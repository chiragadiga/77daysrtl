==> flow/design.v <==
module accumulator 
(
	output reg [15:0] sum,  
	input [7:0] data_in,  
	input rst, clk  
); 
	wire carry;
	wire [15:0] sum_in;
	assign {carry,sum_in} = {1'b0,sum} + data_in;
	always@(posedge clk)
		if (rst) 
			sum <= 0; 
		else
			sum <= (carry)? 16'hFFFF : sum_in;
endmodule
==> Tool chain data of accumulator <==
Tool output for the design above, in the order of the flow.
Line numbers count from 1 in the design file above.
Operators: Yosys type, input widths -> output width; for muxes data width and select width s.
Library cell names are shortened.
{ "setup": {"top": "accumulator", "clock_port": "clk", "cell_library": "sky130hd", "lib_corner": "tt_025C_1v80"} }

==> Word-level counts <==
Yosys after proc, flatten, opt, wreduce and memory -nomap, before mapping. Enables and synchronous resets that opt folds into registers are not counted as muxes. Memory bits, and registers merged into a memory's read port (data or address), are not among the register bits. Print and check cells are not counted. Equal cells are merged and count once.
{ "bits": {"ff_bits": 16, "latchBits": 0, "ram_bits": 0, "mem_bits_ro": 0, "clocked_rd_ports_x_width": 0, "memories": 0, "inputBits": 10} }
{ "op_classes": {"addsub": 1, "mul": 0, "div": 0, "cmp": 0, "n_eq": 0, "shift": 0, "mux": 1, "bitwise": 0, "reduce_and_logical": 0} }
{ "op_table": {"columns": ["operator", "n"], "rows": [
  ["$add 16x8->17", 1],
  ["$mux 16", 1]
]} }

==> Logic depth <==
Longest topological path by Yosys (ltp), each cell counted once; first at word level (registers and memories cut), then after technology mapping (sequential cells cut; the memories' decode and read muxes count).
{ "depth": {"word_depth": 2, "ABC_AREA": 0, "mapped_depth": 7, "mapped_depth_nobuf": 7} }

==> After synthesis <==
The flow's flattened synthesis, as Yosys stat reports it; memories are mapped. The netlist is that of the ABC_AREA named above (0 if unset); the other value can give another one.
{ "by_type": {"columns": ["type", "n"], "rows": [
  ["dfxtp_1", 16],
  ["ha_1", 8],
  ["a21oi_1", 17],
  ["a21o_1", 6],
  ["a211oi_2", 3],
  ["a21oi_2", 3],
  ["nor2_1", 7],
  ["xnor2_1", 3],
  ["nor3_1", 5],
  ["fa_1", 1],
  ["o2111a_4", 1],
  ["o211a_1", 2],
  ["and2_1", 3],
  ["inv_1", 5],
  ["nand2_1", 5],
  ["nand4_1", 3],
  ["a311oi_1", 2],
  ["and4_1", 2]
]} }
Not listed: further types 21, cells in them 26.
{ "synth_totals": {"cell_count": 118, "mapped_area_um2": 1072.3, "seqArea_um2": 320.3, "ff_cells": 16, "n_buf": 4} }

==> Path before layout <==
Path of least setup slack by OpenSTA after synthesis, without wires, with an ideal clock, recovery checks aside; 20% of the period is set as input and as output delay. Where synthesis merged equal registers, the netlist keeps one of their names.
{ "synth_timing": {"kind": "input to register", "from": "input port data_in[0]", "to": "register sum[9]", "clock_period_ns": 2.13, "in_delay_ns": 0.426, "setup_ns": 0.116, "t_first_pin_ns": 0.426, "arrival_time_ns": 1.990, "required_ns": 2.014, "setup_slack_ns": 0.024, "path_delay_ns": 1.680, "stages": 7, "synth_period_reached_ns": 2.106} }
"path_delay_ns" is the arrival time less input delay plus setup time.
"stages" counts driving pins, that of a launching flip-flop among them; a cell with two outputs on the path counts twice.
"synth_period_reached_ns" is the clock period less the worst setup slack; recovery checks do not enter. This is arithmetic on one report: input and output delays are still those of the set period (20% each).
Between the ends stands the longest chain of elaborated cells between them, by number of cells; it is not shown to be the way that was timed. Of several equally long chains one is given.
Each line given opens the expression or statement behind the cell; cells for indexed reads and writes are added by Yosys, which also makes memories of some case tables.
{ "synth_between": {"cell_sequence": "ha_1 fa_1 a211oi_2 o21a_1 a21boi_2 a2111o_1 o211a_1", "elab_chain_len": 2, "cone_cells": 2, "cone_lines": 2, "cone_classes": "add/sub (1); mux (1)"} }
{ "synth_rtl": {"columns": ["item", "line_no", "source"], "rows": [
  ["from (decl)", 4, "input [7:0] data_in,"],
  ["$add 16x8->17", 9, "assign {carry,sum_in} = {1'b0,sum} + data_in;"],
  ["$mux 16", 14, "sum <= (carry)? 16'hFFFF : sum_in;"],
  ["to (assign)", 12, "sum <= 0;"],
  ["to (assign)", 14, null],
  ["to (decl)", 3, "output reg [15:0] sum,"]
]} }

==> Timing after layout <==
From the final timing report of run A: the path of least setup slack in the routed layout; clock arrival at registers is part of the times.
{ "layout_timing": {"kind": "input to register", "from": "input port data_in[0]", "to": "register sum[9]", "clock_period_ns": 2.45, "in_delay_ns": 0.49, "setup_ns": 0.10, "t_first_pin_ns": 0.49, "arrival_time_ns": 2.53, "required_ns": 2.60, "setup_slack_ns": 0.07, "stages": 8} }
Between the ends stands the longest chain of elaborated cells between them, by number of cells; it is not shown to be the way that was timed. Of several equally long chains one is given.
{ "layout_between": {"cell_sequence": "clkdlybuf4s50_1 ha_1 fa_2 a211oi_2 o21a_2 a21boi_2 a2111o_1 o211a_1", "elab_chain_len": 2, "cone_cells": 2, "cone_lines": 2, "cone_classes": "add/sub (1); mux (1)"} }
{ "layout_rtl": {"columns": ["item", "line_no", "source"], "rows": [
  ["from (decl)", 4, "input [7:0] data_in,"],
  ["$add 16x8->17", 9, "assign {carry,sum_in} = {1'b0,sum} + data_in;"],
  ["$mux 16", 14, "sum <= (carry)? 16'hFFFF : sum_in;"],
  ["to (assign)", 12, "sum <= 0;"],
  ["to (assign)", 14, null],
  ["to (decl)", 3, "output reg [15:0] sum,"]
]} }

Wiki page: accumulator / flow data

Measured results for accumulator: 2 stored runs of the Yosys and OpenROAD flow on sky130hd. The settings differ; the order carries no meaning. The constraints put input and output delay at 20% of the set period each and load the outputs with 0.01 pF.
"achieved_period_ns" means the clock period less the worst setup slack. The figure is calculated, with input and output delays left at 20% of the set period.
[
  {
    "run": "run A",
    "settings": { "period_ns": 2.45, "CORE_UTILIZATION": 27, "PLACE_DENSITY_LB_ADDON": 0.27, "CORE_MARGIN": 4, "CELL_PAD_IN_SITES_GLOBAL_PLACEMENT": 2, "GPL_TIMING_DRIVEN": 0, "GPL_ROUTABILITY_DRIVEN": 0, "SLEW_MARGIN": 30, "MIN_ROUTING_LAYER": "met1", "MAX_ROUTING_LAYER": "met5", "CAP_MARGIN": 20 },
    "results": { "yosys_chip_area_um2": 1072.3, "design.die.area_um2": 5043.8, "layout_stdcell_area_um2": 1445.1, "layout_utilization_pct": 38.6, "final_setup_ws_ns": 0.068, "setupTns_ns": 0.000, "hold_worst_slack_ns": 0.486, "achieved_period_ns": 2.382 }
  },
  {
    "run": "run B",
    "settings": { "period_ns": 1.41, "CORE_UTILIZATION": 43, "CORE_MARGIN": 3, "TNS_END_PERCENT": 25, "GPL_TIMING_DRIVEN": 0, "CTS_CLUSTER_SIZE": 68, "SLEW_MARGIN": 35, "CAP_MARGIN": 20 },
    "results": { "yosys_chip_area_um2": 1072.3, "design.die.area_um2": 3128.7, "layout_stdcell_area_um2": 1517.7, "layout_utilization_pct": 66.1, "final_setup_ws_ns": -0.591, "setupTns_ns": -7.471, "hold_worst_slack_ns": 0.226, "achieved_period_ns": 2.001 }
  }
]
