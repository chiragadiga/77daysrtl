==> flow/design.v <==
module fifo(input clk, rst, wr, rd, data_in, output reg data_out, full, empty);
  parameter WIDTH = 8;
  parameter DEPTH = 16;
  reg [WIDTH-1:0] mem [0:DEPTH-1];  
  reg [WIDTH-1:0] rd_ptr = 0, wr_ptr = 0;
  reg [WIDTH-1:0] cnt = 0;
  assign full = (cnt == DEPTH);  
  assign empty = (cnt == 0);  
  always @(posedge clk) begin
    if (rst) begin
      rd_ptr <= 0;
      wr_ptr <= 0;
      cnt <= 0;
    end else begin
      if (wr && !full) begin
        mem[wr_ptr] <= data_in;
        wr_ptr <= (wr_ptr == DEPTH-1) ? 0 : wr_ptr + 1;  
        cnt <= cnt + 1;  
      end
      if (rd && !empty) begin
        data_out <= mem[rd_ptr];
        rd_ptr <= (rd_ptr == DEPTH-1) ? 0 : rd_ptr + 1;  
        cnt <= cnt - 1;  
      end
    end
  end
endmodule
# == From RTL to reports: fifo ==
# The steps from the RTL of fifo to its reports follow in flow order.
# Line numbers count from 1 in the design file above.
# The mark n/a stands for no value.
# setup
design,fifo
clk_port,clk
library,sky130hd
pvt_corner,tt_025C_1v80

# == After elaboration ==
# Source: Yosys, flattened and elaborated, memories not mapped. Widths are those after wreduce. Registers that Yosys merges into a memory's read port (data or address) are not register bits. Print and check cells do not count. Equal cells are merged and count once.
# Yosys's memory passes give these memory sizes; they may raise the number of words (mostly to a power of two), join words into wider ones and drop unused or constant bits.
# op_classes
add_sub_neg,4
n_eq,3
mux,10
logic,1
reduce_and_logical,7
# op_table
operator,n
8-bit two-way mux,6
8-bit by 1-bit adder with 8-bit output with constant B,3
8-bit by 4-bit equality test with 1-bit output with constant B,2
8-bit by 1-bit subtractor with 8-bit output with constant B,1
8-bit by 5-bit equality test with 1-bit output with constant B,1
8-bit logical NOT,1
4-bit two-way mux,2
1-bit logical AND,2
1-bit logical NOT,2
2-bit AND reduction,1
2-bit nonzero test,1
1-bit two-way mux,2
1-bit inverter,1
# bits
reg_bits,24
ram_bits,128
clocked_rd_ports_x_width,8
mem_count,1
inputBits,5
output_inout_bits,3
elab_cells,29
# memory_table
memory,size,width,read_ports,wr,line,text
mem,16,8,1,1,4,reg [WIDTH-1:0] mem [0:DEPTH-1];

# == Logic depth ==
# Longest topological path by Yosys (ltp), each cell counted once; first at word level (registers and memories cut), then after technology mapping (sequential cells cut; the memories' decode and read muxes count).
# logic_depth
word_depth,5
ABC_AREA,0
ltp_mapped,9
depth_no_buf,8

# == After synthesis ==
# The flow's flattened synthesis, as Yosys stat reports it; memories are mapped. The netlist is that of the ABC_AREA named above (0 if unset); the other value can give another one.
# Totals and module areas in this step are rounded.
# synth_totals
stdcells,219
mapped_area_um2,2210
flip_flops,41
n_buf,11
# types
type,n
sky130_fd_sc_hd__edfxtp_1,17
sky130_fd_sc_hd__dfxtp_1,24
sky130_fd_sc_hd__ha_1,11
sky130_fd_sc_hd__nor2_1,36
sky130_fd_sc_hd__mux2i_1,11
sky130_fd_sc_hd__mux4_2,4
sky130_fd_sc_hd__xor2_1,8
sky130_fd_sc_hd__nor4_1,8
sky130_fd_sc_hd__a21oi_1,8
sky130_fd_sc_hd__nor3_1,8
sky130_fd_sc_hd__a211oi_1,5
sky130_fd_sc_hd__xnor2_1,4
sky130_fd_sc_hd__nand2b_1,5
sky130_fd_sc_hd__nor2b_1,5
sky130_fd_sc_hd__clkbuf_1,8
sky130_fd_sc_hd__nand2_1,8
sky130_fd_sc_hd__nand4_1,4
sky130_fd_sc_hd__o211ai_1,3
# Other cell types: 25; their cells: 42.

# == Path before layout ==
# OpenSTA on the mapped netlist: ideal clock, no wires. The path of least setup slack (recovery checks aside). Input and output delay are each 20% of the period. Register names are those of the netlist, which keeps one name where synthesis merged equal registers.
# synth_path
path_type,input -> register
startpoint,input rd
endpoint,register cnt[7]
period_ns,3.12
input_delay_ns,0.624
setup_ns,0.121
launch_ns,0.624
arrival_ns,2.533
setup_slack_ns,0.466
delay_ns,2.030
path_stages,8
path_buffers,1
period_less_setup_slack_ns,2.654
# "delay_ns" is the arrival time less input delay plus setup time.
# "path_stages": output pins that drive a net of the path, with the launching flip-flop's if there is one; two outputs of one cell count as two.
# "period_less_setup_slack_ns" is the clock period less the worst setup slack; recovery checks do not enter. This is arithmetic on one report: input and output delays are still those of the set period (20% each).
# Between the ends stands the longest chain of elaborated cells between them, by number of cells; it is not shown to be the way that was timed. Of several equally long chains one is given.
# Each line given opens the expression or statement behind the cell; cells for indexed reads and writes are added by Yosys, which also makes memories of some case tables.
# At most two assigning lines are given for a register; there are more.
# synth_between
cell_sequence,sky130_fd_sc_hd__a21boi_0 > sky130_fd_sc_hd__buf_2 > sky130_fd_sc_hd__ha_1 > sky130_fd_sc_hd__a211oi_1 > sky130_fd_sc_hd__o211ai_1 > sky130_fd_sc_hd__o21ai_0 > sky130_fd_sc_hd__mux2i_1 > sky130_fd_sc_hd__mux2_2
elab_chain_cells,2
cone_cells,3
# synth_lines
element,line,text
start: declaration,1,"module fifo(input clk, rst, wr, rd, data_in, output reg data_out, full, empty);"
1-bit logical AND,20,if (rd && !empty) begin
8-bit two-way mux,20,
end: assignment,18,cnt <= cnt + 1;
end: assignment,23,cnt <= cnt - 1;
end: declaration,6,reg [WIDTH-1:0] cnt = 0;

# == Path in the finished layout ==
# From the final timing report of run A: the path of least setup slack in the routed layout; clock arrival at registers is part of the times.
# layout_path
path_type,input -> register
startpoint,input rd
endpoint,register cnt[7]
period_ns,4.59
input_delay_ns,0.92
setup_ns,0.10
launch_ns,0.92
arrival_ns,3.37
setup_slack_ns,1.41
path_stages,8
path_buffers,1
# Between the ends stands the longest chain of elaborated cells between them, by number of cells; it is not shown to be the way that was timed. Of several equally long chains one is given.
# At most two assigning lines are given for a register; there are more.
# layout_between
cell_sequence,sky130_fd_sc_hd__clkdlybuf4s50_1 > sky130_fd_sc_hd__a21boi_1 > sky130_fd_sc_hd__ha_1 > sky130_fd_sc_hd__a211oi_1 > sky130_fd_sc_hd__o211ai_1 > sky130_fd_sc_hd__o21ai_0 > sky130_fd_sc_hd__mux2i_1 > sky130_fd_sc_hd__mux2_2
elab_chain_cells,2
cone_cells,3
# layout_lines
element,line,text
start: declaration,1,"module fifo(input clk, rst, wr, rd, data_in, output reg data_out, full, empty);"
1-bit logical AND,20,if (rd && !empty) begin
8-bit two-way mux,20,
end: assignment,18,cnt <= cnt + 1;
end: assignment,23,cnt <= cnt - 1;
end: declaration,6,reg [WIDTH-1:0] cnt = 0;

# fifo through Yosys and OpenROAD on sky130hd: 2 stored runs, unordered, with their settings and measured results. The constraints put input and output delay at 20% of the set period each and load the outputs with 0.01 pF.
# "achievedPeriod_ns" = clock period - worst setup slack. The figure is calculated, with input and output delays left at 20% of the set period.
# "worst_setup_path_time_ns" means the part of the period allowed to the worst setup path (the constraints hold back 20% at inputs and 20% at outputs) less its slack; where the path has registers, the arrival times of their clocks count too.
# The results are shown rounded.
# Settings: . = not set for that run.
run,period_ns,CAP_MARGIN,CORE_MARGIN,CORE_UTILIZATION,SLEW_MARGIN,SETUP_SLACK_MARGIN,PLACE_DENSITY,TNS_END_PERCENT,GPL_ROUTABILITY_DRIVEN,CTS_CLUSTER_DIAMETER,MIN_ROUTING_LAYER,finish.utilization_pct,fin_ws_ns,worst_setup_path_time_ns,timing.worst_path_kind,yosys_chip_area_um2,hold_ws_ns,tns_ns,stdcell_area_um2,achievedPeriod_ns,total_die_area_um2
run A,4.59,20,2,40,20,.,.,.,.,.,.,45.5,1.41,2.27,input -> register,2210,0.497,0.000,2470,3.184,6140
run B,3.56,10,6,20,20,1.0,0.85,40,1,32,met1,25.2,1.09,1.76,register -> output,2210,0.490,0.000,2650,2.470,13700
