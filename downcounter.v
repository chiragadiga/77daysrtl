==> flow/design.v <==
module count_downtimer(clk, in, latch, dec, zero, value, dvd2);
input clk;
input [7:0] in;
input latch, dec, dvd2;
output zero;
output [7:0] value;
reg [7:0] value;
wire zero;
always@(posedge clk)
begin
if (latch)
value<= in;
else if (dec && !zero)
value <= value - 1'b1;
else if (dvd2 && !latch && !dec)
value <= value >> 1;
end
assign zero = ~|value;
endmodule
* Step by step through the tools: count_downtimer
What the tools print for count_downtimer, step after step.
Line numbers count from 1 in the design file above.
Library cell names are shortened.
Not given: --
- Top :: count_downtimer
- Clock input :: clk
- Standard-cell library :: sky130hd
- Timing corner :: tt_025C_1v80

* After elaboration
Counts by Yosys on the flattened word-level netlist (proc, flatten, opt, wreduce; memories kept). Register bits leave out memories and registers merged into their read ports (data or address). Print and check cells are left out. Cells with the same type and inputs are merged into one.
- Reduce/logical cells :: 8
- Mux-type cells :: 3
- $add $sub $neg :: 1
** Operators with widths (count)
- two-way mux 8 bit :: 3
- subtractor 8 x 1 -> 8 bit with constant B :: 1
- OR reduction 8 bit :: 1
- logical AND 1 bit :: 3
- logical NOT 1 bit :: 3
- nonzero test 3 bit :: 1
- Input bits :: 12
- Bits in registers :: 8
- Output and inout bits :: 9
- Elaborated cells :: 13

* Logic depth
Depth = most cells in a row (Yosys ltp): at word level without a register or memory, in the mapped netlist without a sequential cell, where the memories' decode and read muxes count.
- Depth in word-level cells :: 6
- ABC_AREA :: 0
- Mapped depth :: 6
- Mapped depth without buffers :: 6

* Mapped cells and area
Yosys stat after the flow's synthesis: flattened, memories mapped to cells. It holds for the ABC_AREA given above (unset counts as 0); a run with the other value may have another netlist.
- Buffers :: 1
- Chip area (Yosys) :: 574.3 sq um
- Sequential part of the area :: 240.2 sq um
- Cells in the netlist :: 59
- Flip-flops :: 8
** Cells by type
- edfxtp_1 :: count 8, total area 240.23 sq um
- mux2i_1 :: count 5, total area 50.048 sq um
- xnor2_1 :: count 3, total area 26.275 sq um
- ha_1 :: count 2, total area 25.024 sq um
- nor2_1 :: count 6, total area 22.522 sq um
- nor3b_1 :: count 3, total area 22.522 sq um
- o21ai_0 :: count 4, total area 20.019 sq um
- nand2_1 :: count 5, total area 18.768 sq um
- nand2b_1 :: count 3, total area 18.768 sq um
- xor2_1 :: count 2, total area 17.517 sq um
- nor4_2 :: count 1, total area 12.512 sq um
- inv_1 :: count 3, total area 11.261 sq um
- a21oi_1 :: count 2, total area 10.01 sq um
- a221o_1 :: count 1, total area 10.01 sq um
- nand3_2 :: count 1, total area 10.01 sq um
- nor3_1 :: count 2, total area 10.01 sq um
- o21ai_2 :: count 1, total area 8.758 sq um
- a22oi_1 :: count 1, total area 7.507 sq um
Other cell types: 6; their cells: 6.

* Worst setup path after synthesis
OpenSTA on the mapped netlist: ideal clock, no wires. The path of least setup slack (recovery checks aside). Input and output delay are each 20% of the period. Register names are those of the netlist, which keeps one name where synthesis merged equal registers.
- Path type :: flip-flop to flip-flop
- From :: reg value[4]
- To :: reg value[0]
- Setup slack :: 0.424 ns
- Time at the first pin :: 0.000 ns
- Stages :: 6
- Data required time :: 1.809 ns
- Clock period :: 2.07 ns
- Arrival time :: 1.386 ns
- Path buffers :: 0
- Library setup time :: 0.261 ns
- Path delay :: 1.647 ns
- Synthesis period reached :: 1.646 ns
"path delay" = arrival - input delay + setup time.
"stages": output pins that drive a net of the path, with the launching flip-flop's if there is one; two outputs of one cell count as two.
"synthesis period reached" = period - worst setup slack (recovery checks aside). The figure is calculated, with input and output delays left at 20% of the set period.
The rows between start and end are the longest chain of elaborated cells between them; the timing report does not say that the signal goes this way. Where chains are equally long, one stands for them.
Each line given opens the expression or statement behind the cell; cells for indexed reads and writes are added by Yosys, which also makes memories of some case tables.
A register here has more assigning lines than the two given.
The path ends at the data pin of a flip-flop with enable; ways to the enable are not counted.
- Cell sequence :: edfxtp_1 nor4_2 nand3_2 clkinv_1 nor3_1 a221o_1
- Cells in the longest elaborated chain :: 4
- Elaborated cells on any way between the ends :: 4
- RTL lines with such cells :: 3
- Those cells by class :: mux: 2; reduce/logical: 2
** RTL lines, path post-synthesis
- start: declaration :: line 6 : output [7:0] value;
- start: assignment :: line 12 : value<= in;
- start: assignment :: line 14 : value <= value - 1'b1;
- OR reduction 8 bit :: line 18 : assign zero = ~|value;
- logical AND 1 bit :: line 13 : else if (dec && !zero)
- two-way mux 8 bit :: line 13
- two-way mux 8 bit :: line 11 : if (latch)
- end: assignment :: line 12
- end: assignment :: line 14
- end: declaration :: line 6
Nets of the timed path that keep an RTL name, with a line that drives or declares them; the list need not be complete.
** Named nets, post-synthesis (line)
- zero :: 18

* Timing after layout
Path of least setup slack in the final report of run A (OpenROAD, finished layout, wires in). Where an end is a register, its clock arrival counts in the times.
- Path type :: flip-flop to flip-flop
- From :: reg value[4]
- To :: reg value[5]
- Time at the first pin :: 0.25 ns
- Clock period :: 1.05 ns
- Library setup time :: 0.23 ns
- Setup slack :: -0.52 ns
- Stages :: 7
- Arrival time :: 1.59 ns
- Data required time :: 1.07 ns
- Path buffers :: 2
The rows between start and end are the longest chain of elaborated cells between them; the timing report does not say that the signal goes this way. Where chains are equally long, one stands for them.
A register here has more assigning lines than the two given.
Only ways into the end's enable, where the timed path ends, are counted here.
- Cell sequence :: edfxtp_1 nor4_4 nand3_2 buf_6 nand2_4 nand3b_1 buf_6
- Cells in the longest elaborated chain :: 3
- Elaborated cells on any way between the ends :: 3
- RTL lines with such cells :: 2
- Those cells by class :: reduce/logical: 3
** RTL lines, path after layout
- start: declaration :: line 6 : output [7:0] value;
- start: assignment :: line 12 : value<= in;
- start: assignment :: line 14 : value <= value - 1'b1;
- OR reduction 8 bit :: line 18 : assign zero = ~|value;
- logical AND 1 bit :: line 13 : else if (dec && !zero)
- nonzero test 3 bit
- end: assignment :: line 12
- end: assignment :: line 14
- end: declaration :: line 6

--- measured runs ---
Record of 2 stored runs of the RTL-to-layout flow on count_downtimer, platform sky130hd. The runs are unordered. Constraints: input delay and output delay 20% of the set period each, output load 0.01 pF.
"achieved period" is the run's clock period less its worst setup slack. It is reckoned from that one timing run; input and output delays stay at 20% of the period that was set.
"time used up by the worst setup path" = time allowed to the worst setup path (clock period - input delay - output delay, where it has them) - its slack; a late launch clock adds to it, a late capture clock takes from it.
By "power consumption" is meant OpenSTA's value without simulated activity: inputs other than the clock are taken to toggle once in ten clock periods, and the tool carries that through the logic.

* Run A
** Files
==> flow/run.sh <==
#!/bin/bash
# the make line also repeats the synthesis and layout settings of config.mk as NAME=value (left out here)
make -C /OpenROAD-flow-scripts/flow DESIGN_CONFIG=/design/flow/config.mk WORK_HOME=/design/flow/orfs CLKGATE_MAP_FILE= finish
==> flow/config.mk <==
export PLATFORM = sky130hd
export DESIGN_NAME = count_downtimer
export DESIGN_NICKNAME = count_downtimer
export VERILOG_FILES = /design/flow/design.v
export SDC_FILE = /design/flow/constraint.sdc
export NUM_CORES = 4
export LEC_CHECK = 0
export CAP_MARGIN = 40
export CELL_PAD_IN_SITES_DETAIL_PLACEMENT = 1
export CORE_MARGIN = 10
export CORE_UTILIZATION = 23
export CTS_CLUSTER_SIZE = 97
export GPL_TIMING_DRIVEN = 1
export HOLD_SLACK_MARGIN = -0.04
export MIN_ROUTING_LAYER = met1
export PLACE_DENSITY_LB_ADDON = 0.05
export SLEW_MARGIN = 20
export TNS_END_PERCENT = 10
==> flow/constraint.sdc <==
create_clock -name core_clock -period 1.05 [get_ports {clk}]
set_input_delay 0.2100 -clock core_clock [delete_from_list [all_inputs] [get_ports {clk}]]
set_output_delay 0.2100 -clock core_clock [all_outputs]
set_load 0.01 [all_outputs]
** Results
- Chip area after synthesis (Yosys) :: 574.3 sq um
- Die outline area :: 4895.8 sq um
- Std-cell area (final layout) :: 1053.5 sq um
- Utilization after routing :: 43.3 %
- Worst setup slack after layout :: -0.520 ns
- Final setup TNS :: -9.234 ns
- Smallest hold slack :: 0.617 ns
- Power consumption :: 0.001317 W
- Achieved period :: 1.570 ns
- Time used up by the worst setup path :: 1.57 ns
- Worst setup path kind :: flip-flop to flip-flop

* Run B
** Files
==> flow/run.sh <==
#!/bin/bash
# the make line also repeats the synthesis and layout settings of config.mk as NAME=value (left out here)
make -C /OpenROAD-flow-scripts/flow DESIGN_CONFIG=/design/flow/config.mk WORK_HOME=/design/flow/orfs CLKGATE_MAP_FILE= finish
==> flow/config.mk <==
export PLATFORM = sky130hd
export DESIGN_NAME = count_downtimer
export DESIGN_NICKNAME = count_downtimer
export VERILOG_FILES = /design/flow/design.v
export SDC_FILE = /design/flow/constraint.sdc
export NUM_CORES = 4
export LEC_CHECK = 0
export CAP_MARGIN = 20
export CELL_PAD_IN_SITES_DETAIL_PLACEMENT = 1
export CELL_PAD_IN_SITES_GLOBAL_PLACEMENT = 1
export CORE_ASPECT_RATIO = 0.89
export CORE_MARGIN = 8
export CORE_UTILIZATION = 21
export CTS_CLUSTER_DIAMETER = 355
export CTS_CLUSTER_SIZE = 70
export GPL_ROUTABILITY_DRIVEN = 0
export GPL_TIMING_DRIVEN = 0
export HOLD_SLACK_MARGIN = 0.19
export MAX_ROUTING_LAYER = met5
export PLACE_DENSITY_LB_ADDON = 0.04
export SETUP_SLACK_MARGIN = 0.19
export SLEW_MARGIN = 25
export TNS_END_PERCENT = 55
==> flow/constraint.sdc <==
create_clock -name core_clock -period 1.92 [get_ports {clk}]
set_input_delay 0.3840 -clock core_clock [delete_from_list [all_inputs] [get_ports {clk}]]
set_output_delay 0.3840 -clock core_clock [all_outputs]
set_load 0.01 [all_outputs]
** Results
- Chip area after synthesis (Yosys) :: 574.3 sq um
- Die outline area :: 4666.9 sq um
- Std-cell area (final layout) :: 919.6 sq um
- Utilization after routing :: 34.3 %
- Worst setup slack after layout :: 0.092 ns
- Final setup TNS :: 0.000 ns
- Smallest hold slack :: 0.770 ns
- Power consumption :: 0.0006392 W
- Achieved period :: 1.828 ns
- Time used up by the worst setup path :: 1.44 ns
- Worst setup path kind :: flip-flop to output port
--- end ---
